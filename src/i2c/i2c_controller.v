==> flow/design.v <==
module i2c_controller 
#(
    parameter BYTES_FROM_DATA = 2, 
    parameter BYTES_FROM_DEBUG = 15
)
(
    input clk, reset,
    input wire start_pulse,  
    input wire sda_in, output wire sda_out, output wire sda_dir,
    input wire scl_in, output wire scl_out, output wire scl_dir,
    output [BYTES_FROM_DATA*8-1:0] sensor_data, 
    output [BYTES_FROM_DEBUG*8-1:0] debug_bits 
);
    reg start;
    reg [7:0] data_to_send;
    wire [7:0] data_from_slave;
    wire reg_ready, done;
    reg [3:0] step;
    reg [15:0] result_buffer;
    reg [3:0] error_code;
    reg [23:0] wait_counter;
    assign debug_bits = {
        12'hDEB, step, error_code, 
        {start, done, reg_ready, 1'b0}, 
        {sda_dir, scl_dir, sda_in, scl_in},
        wait_counter, 
        result_buffer,
        40'h0 
    };
    assign sensor_data = result_buffer;
    i2c_master #(.SCL_FREQ(100_000)) master ( 
        .clk(clk), .reset(reset), .start(start),
        .slave_addr(7'h23),  
        .rw(step >= 5),     
        .data_in(data_to_send),
        .ack_master(step == 6 ? 1'b1 : 1'b0), 
        .data_slave(data_from_slave),
        .sda_in(sda_in), .sda_out(sda_out), .sda_dir(sda_dir),
        .scl_in(scl_in), .scl_out(scl_out), .scl_dir(scl_dir),
        .done(done), .reg_ready(reg_ready)
    );
    always @(posedge clk) begin
        if (reset) begin
            step <= 0; start <= 0; wait_counter <= 0; error_code <= 0;
            result_buffer <= 16'hAAAA;  
        end else begin
            case(step)
                0: begin
                    start <= 0;
                    if (start_pulse) begin 
                        step <= 1;
                        result_buffer <= 16'h0000;  
                    end
                end
                1: begin
                    data_to_send <= 8'h01;
                    start <= 1;
                    if (reg_ready) begin start <= 0; step <= 2; end
                end
                2: if (done) step <= 3;
                3: begin
                    data_to_send <= 8'h10;
                    start <= 1;
                    if (reg_ready) begin start <= 0; step <= 4; wait_counter <= 0; end
                end
                4: if (wait_counter >= 24'd2_200_000) begin step <= 5; end
                   else wait_counter <= wait_counter + 1;
                5: begin
                    start <= 1;
                    if (reg_ready) begin
                        result_buffer[15:8] <= data_from_slave;
                        step <= 6;
                    end
                end
                6: if (reg_ready) begin
                    result_buffer[7:0] <= data_from_slave;
                    start <= 0;
                    step <= 7;
                end
                7: if (done) begin
                    error_code <= 4'hA;
                    step <= 0; 
                end
                default: step <= 0;
            endcase
        end
    end
endmodule
`timescale 1ns/1ps
module i2c_master
(
    input wire clk, reset, start,
    input wire [6:0] slave_addr,
    input wire rw,
    input wire [7:0] data_in,
    input wire ack_master,
    input wire scl_in, sda_in,
    output reg [7:0] data_slave,
    output reg scl_out, sda_out,
    output reg scl_dir, sda_dir,
    output reg done, reg_ready
);
    parameter CLK_FREQ = 12_000_000;
    parameter SCL_FREQ = 100_000; 
    localparam SCL_DIV = CLK_FREQ / (2 * SCL_FREQ);
	localparam COUNTER_BITS_SIZE = 22;
	localparam STATE_BIT_SIZE = 4;
	localparam BIT_INDEX_SIZE = 3;
	localparam SHIFT_REG_SIZE = 8;
    reg [COUNTER_BITS_SIZE-1:0] clk_counter;
    reg [STATE_BIT_SIZE-1:0] state, next_state;
    reg [BIT_INDEX_SIZE-1:0] bit_index;
    reg [SHIFT_REG_SIZE-1:0] shift_reg;
    reg scl_last;
    reg check_ack_slave;
    localparam IDLE = 0, START = 1, ADDR_DATA = 2, CHECK_ACK = 3, 
               READ_SLAVE = 4, WRITE_ACK = 5, STOP = 6, DONE = 7;
	always @(posedge clk or posedge reset) begin
		if (reset) begin
			clk_counter <= 0;
			scl_out <= 1;
		end else begin
			if (clk_counter == SCL_DIV - 1) begin
				clk_counter <= 0;
				scl_out <= ~scl_out;
			end else begin
				clk_counter <= clk_counter + 1;
			end
		end
	end
    always @(posedge clk) scl_last <= scl_out;
    always @(posedge clk or posedge reset) begin
        if (reset) state <= IDLE;
        else state <= next_state;
    end
    always @(*) begin
        next_state = state;
        case (state)
            IDLE:       if (start) next_state = START;
            START:      if (scl_last && !scl_out) next_state = ADDR_DATA;
            ADDR_DATA:  if (scl_last && !scl_out && bit_index == 0) next_state = CHECK_ACK;
            CHECK_ACK:  if (scl_last && !scl_out) begin
                            if (rw && state == ADDR_DATA) next_state = READ_SLAVE;
                            else next_state = STOP;
                        end
            READ_SLAVE: if (scl_last && !scl_out && bit_index == 0) next_state = WRITE_ACK;
            WRITE_ACK:  if (scl_last && !scl_out) next_state = (ack_master == 0) ? READ_SLAVE : STOP;
            STOP:       if (!scl_last && scl_out) next_state = DONE;
            DONE:       next_state = IDLE;
            default:    next_state = IDLE;
        endcase
    end
    always @(posedge clk or posedge reset) begin
        if (reset) begin
            sda_out <= 1; sda_dir <= 0; scl_dir <= 0;
            done <= 0; reg_ready <= 0;
        end else begin
            case (state)
                IDLE: begin
                    sda_dir <= 0; scl_dir <= 0;
                    done <= 0; reg_ready <= 0; bit_index <= 7;
                end
                START: begin
                    if (scl_out) begin sda_out <= 0; sda_dir <= 1; end
                    scl_dir <= 0; 
                    shift_reg <= {slave_addr, rw};
                    bit_index <= 7;
                end
                ADDR_DATA: begin
                    scl_dir <= 1; sda_dir <= 1;
                    if (!scl_out) sda_out <= shift_reg[bit_index];  
                    if (scl_last && !scl_out) begin
                        if (bit_index > 0) bit_index <= bit_index - 1;
                    end
                end
                CHECK_ACK: begin
                    sda_dir <= 0;
                    if (!scl_last && scl_out) check_ack_slave <= (sda_in == 0);
                    if (scl_last && !scl_out) begin
                        reg_ready <= check_ack_slave;
                        shift_reg <= data_in;
                        bit_index <= 7;
                    end else reg_ready <= 0;
                end
                READ_SLAVE: begin
                    sda_dir <= 0;
                    if (!scl_last && scl_out) data_slave[bit_index] <= sda_in;
                    if (scl_last && !scl_out && bit_index > 0) bit_index <= bit_index - 1;
                end
                WRITE_ACK: begin
                    sda_dir <= 1; sda_out <= ack_master;
                    if (scl_last && !scl_out) begin reg_ready <= 1; bit_index <= 7; end
                    else reg_ready <= 0;
                end
                STOP: begin
                    if (!scl_out) begin sda_dir <= 1; sda_out <= 0; end
                    else if (scl_out) begin sda_out <= 1; sda_dir <= 1; end
                end
                DONE: begin
                    done <= 1;
                    scl_dir <= 0; sda_dir <= 0;
                end
            endcase
        end
    end
endmodule
# ---- Tool chain data of i2c_controller
# The steps from the RTL of i2c_controller to its reports follow in flow order.
# Lines are those of the file above, counted from 1.
# Operators: Yosys type, input widths -> output width; for muxes data width and select width s.
# A cell with n/a has no value.
dict set report setup {
  top {i2c_controller}
  clock {clk}
  lib {sky130hd}
  lib_corner {tt_025C_1v80}
}

# ---- After elaboration
# Yosys after proc, flatten, opt, wreduce and memory -nomap, before mapping. Memory bits, and registers merged into a memory's read port (data or address), are not among the register bits. Print and check cells are not counted.
dict set report classes {
  add_sub_neg 4
  multipliers 0
  div_mod_pow 0
  compare 3
  eq_ne 37
  shifts 3
  mux 50
  n_logic 6
  reduce_logical 42
}
# op n
set op_table {}
lappend op_table {{$pmux 8 s2} 4}
lappend op_table {{$mux 4} 15}
lappend op_table {{$pmux 24 s2} 1}
lappend op_table {{$mux 24} 2}
lappend op_table {{$ne 2x1->1 const B} 16}
lappend op_table {{$eq 4x3->1 const B} 8}
lappend op_table {{$pmux 4 s8} 1}
lappend op_table {{$pmux 4 s7} 1}
lappend op_table {{$add 24x1->24 const B} 1}
lappend op_table {{$ge 24x22->1 const B} 1}
lappend op_table {{$mux 8} 3}
lappend op_table {{$add 22x1->22 const B} 1}
lappend op_table {{$eq 22x6->1 const B} 1}
lappend op_table {{$mux 22} 1}
lappend op_table {{$reduce_and 3->1} 7}
lappend op_table {{$eq 4x2->1 const B} 4}
lappend op_table {{$reduce_bool 2->1} 7}
lappend op_table {{$ne 2x2->1 const B} 6}
lappend op_table {{$pmux 3 s4} 1}
lappend op_table {{$mux 3} 4}
lappend op_table {{$reduce_bool 5->1} 2}
lappend op_table {{$mux 1} 9}
lappend op_table {{$shift 1x4->8} 1}
lappend op_table {{$shift 1x4->8 const A} 1}
lappend op_table {{$reduce_and 2->1} 4}
lappend op_table {{$eq 4x1->1 const B} 2}
lappend op_table {{$logic_not 4->1} 2}
lappend op_table {{$shiftx 8x3->1} 1}
# Not listed: further kinds 23, cells in them 38.
dict set report word_totals {
  register_bits 107
  latch_bits 0
  ramBits 0
  rom_bits 0
  clocked_rd_ports_x_width 0
  mem_count 0
  input_bits 5
  output_inout_bits 140
  elab_cells 165
}

# ---- Logic depth
# Longest topological path by Yosys (ltp), each cell counted once; first at word level (registers and memories cut), then after technology mapping (sequential cells cut; the memories' decode and read muxes count).
dict set report logic_depth {
  depth_word 5
  abc_area 0
  depth_mapped 7
  depth_no_buf 7
}

# ---- Synthesis result
# Source: synth_stat.txt of the flow (Yosys; design flattened, memories mapped). It holds for the ABC_AREA given above (unset counts as 0); a run with the other value may have another netlist.
# The area totals of this step are shown rounded.
# type n type_area_um2
set types {}
lappend types {sky130_fd_sc_hd__dfxtp_1 46 920.883}
lappend types {sky130_fd_sc_hd__dfrtp_1 33 825.792}
lappend types {sky130_fd_sc_hd__buf_4 92 690.662}
lappend types {sky130_fd_sc_hd__edfxtp_1 17 510.49}
lappend types {sky130_fd_sc_hd__nand2_1 53 198.941}
lappend types {sky130_fd_sc_hd__nand3_1 36 180.173}
lappend types {sky130_fd_sc_hd__nor2_1 44 165.158}
lappend types {sky130_fd_sc_hd__a21oi_1 29 145.139}
lappend types {sky130_fd_sc_hd__o21ai_0 25 125.12}
lappend types {sky130_fd_sc_hd__xnor2_1 13 113.859}
lappend types {sky130_fd_sc_hd__ha_1 7 87.584}
lappend types {sky130_fd_sc_hd__dfstp_2 3 78.826}
lappend types {sky130_fd_sc_hd__and3_1 12 75.072}
lappend types {sky130_fd_sc_hd__clkbuf_1 20 75.072}
lappend types {sky130_fd_sc_hd__xor2_1 8 70.067}
lappend types {sky130_fd_sc_hd__or3_1 11 68.816}
lappend types {sky130_fd_sc_hd__inv_1 18 67.565}
lappend types {sky130_fd_sc_hd__nand2b_1 10 62.56}
# Not listed: further types 45, cells in them 117.
dict set report mapped {
  stdcells 594
  mapped_area_um2 5350
  seq_area_um2 2340
  ffs 99
  buffers 113
}
# By module: a second synthesis without flattening, with its own total; a netlist apart from the flattened one above.
dict set report unflattened {
  hier_cells 590
  hier_area_um2 5690
}
# Each row is one instance without its submodules.
# mod instances n_cells mod_area_um2 seq_area_um2
set by_module {}
lappend by_module {i2c_controller 1 345 2920 961}
lappend by_module {{i2c_master (SCL_FREQ=100000)} 1 245 2770 1530}

# ---- Worst setup path after synthesis
# Path of least setup slack by OpenSTA after synthesis, without wires, with an ideal clock, recovery checks aside; 20% of the period is set as input and as output delay. Where synthesis merged equal registers, the netlist keeps one of their names.
dict set report synth_path {
  kind {input-to-reg}
  from {input port reset}
  to {register wait_counter[15]}
  tclk_ps 4270
  in_delay_ps 854
  setup_ps 116
  launch_ps 854
  arrival_time_ps 3098
  required_ps 4154
  slack_ps 1056
  path_delay_ps 2360
  path_stages 6
  path_buffers 2
  period_less_setup_slack_ps 3214
}
# "path_delay_ps" = arrival - input delay + setup time.
# "path_stages" counts driving pins, that of a launching flip-flop among them; a cell with two outputs on the path counts twice.
# "period_less_setup_slack_ps" is the clock period less the worst setup slack; recovery checks do not enter. This is arithmetic on one report: input and output delays are still those of the set period (20% each).
# At most two assigning lines are given for a register; there are more.
dict set report synth_via {
  path_cell_list {sky130_fd_sc_hd__clkbuf_1 -> sky130_fd_sc_hd__clkinv_1 -> sky130_fd_sc_hd__nand2_1 -> sky130_fd_sc_hd__clkbuf_1 -> sky130_fd_sc_hd__nor2_1 -> sky130_fd_sc_hd__a31o_2}
}
# element line_no
set synth_rtl {}
lappend synth_rtl {{start: declaration} 7} ;# input clk, reset,
lappend synth_rtl {{end: assignment} 44} ;# step <= 0; start <= 0; wait_counter <= 0; error_code <= 0;
lappend synth_rtl {{end: assignment} 67} ;# else wait_counter <= wait_counter + 1;
lappend synth_rtl {{end: declaration} 21} ;# reg [23:0] wait_counter;
# No chain of elaborated cells between the ends is given.

# ---- Path in the finished layout
# Path of least setup slack in the final report of record 2 (OpenROAD, finished layout, wires in). Where an end is a register, its clock arrival counts in the times.
# The path's times are printed in steps of 10 ps; the period is the one set.
dict set report layout_path {
  kind {reg-to-reg}
  from {register wait_counter[17]}
  to {register wait_counter[4]}
  tclk_ps 2380
  setup_ps 70
  launch_ps 340
  arrival_time_ps 2370
  required_ps 2650
  slack_ps 280
  path_stages 7
  path_buffers 1
}
# The rows between start and end are the longest chain of elaborated cells between them; the timing report does not say that the signal goes this way. Where chains are equally long, one stands for them.
# A line is the first line of the expression or statement that the cell stems from. Yosys adds cells for indexed reads and writes and turns some case tables into memories.
# At most two assigning lines are given for a register; there are more.
dict set report layout_via {
  path_cell_list {sky130_fd_sc_hd__dfxtp_1 -> sky130_fd_sc_hd__o41a_1 -> sky130_fd_sc_hd__o31ai_1 -> sky130_fd_sc_hd__o21ai_1 -> sky130_fd_sc_hd__buf_4 -> sky130_fd_sc_hd__or3_1 -> sky130_fd_sc_hd__a21oi_1}
  elab_chain_len 3
  cone_cells 5
  lines_between 2
  cone_classes {compare: 1; eq/ne: 1; mux: 2; reduce/logical: 1}
}
# element line_no
set layout_rtl {}
lappend layout_rtl {{start: declaration} 21} ;# reg [23:0] wait_counter;
lappend layout_rtl {{start: assignment} 44} ;# step <= 0; start <= 0; wait_counter <= 0; error_code <= 0;
lappend layout_rtl {{start: assignment} 67} ;# else wait_counter <= wait_counter + 1;
lappend layout_rtl {{$ge 24x22->1} 66} ;# 4: if (wait_counter >= 24'd2_200_000) begin step <= 5; end
lappend layout_rtl {{$mux 24} 66}
lappend layout_rtl {{$pmux 24 s2} 47} ;# case(step)
lappend layout_rtl {{end: assignment} 44}
lappend layout_rtl {{end: assignment} 67}
lappend layout_rtl {{end: declaration} 21}

# Settings and measured results of 2 stored flow runs for module i2c_controller (sky130hd), not sorted in any way. The constraints put input and output delay at 20% of the set period each and load the outputs with 0.01 pF.
# "clock_period_reached_ps" means the clock period less the worst setup slack. The figure is calculated, with input and output delays left at 20% of the set period.
# "timing.worst_path_ps" = time allowed to the worst setup path (clock period - input delay - output delay, where it has them) - its slack; a late launch clock adds to it, a late capture clock takes from it.
# "timing.worst_path_ps" is given in steps of 10 ps.
# Measured values are rounded.
run="record 1" settings period_ns=4.67 CORE_UTILIZATION=70 PLACE_DENSITY=0.73 CORE_ASPECT_RATIO=1.52 CELL_PAD_IN_SITES_GLOBAL_PLACEMENT=2 CELL_PAD_IN_SITES_DETAIL_PLACEMENT=1 TNS_END_PERCENT=25 GPL_TIMING_DRIVEN=1 SLEW_MARGIN=30 CAP_MARGIN=20 CORE_MARGIN=2
run="record 1" outcome="stopped before the end: placement reported GPL-0301"
run="record 2" settings period_ns=2.38 CORE_UTILIZATION=35 PLACE_DENSITY_LB_ADDON=0.13 CORE_ASPECT_RATIO=1.23 CORE_MARGIN=8 CELL_PAD_IN_SITES_GLOBAL_PLACEMENT=0 GPL_TIMING_DRIVEN=1 CTS_CLUSTER_DIAMETER=162 SLEW_MARGIN=5 MAX_ROUTING_LAYER="met5" CAP_MARGIN=20
run="record 2" results clock_period_reached_ps=2098 die_footprint_um2=19500 timing.worst_path_ps=2100 worst_path_kind="reg-to-reg" layout_utilization_pct=41.7 final_setup_ws_ps=282 synth_chip_area_um2=5350 hold_worst_slack_ps=483
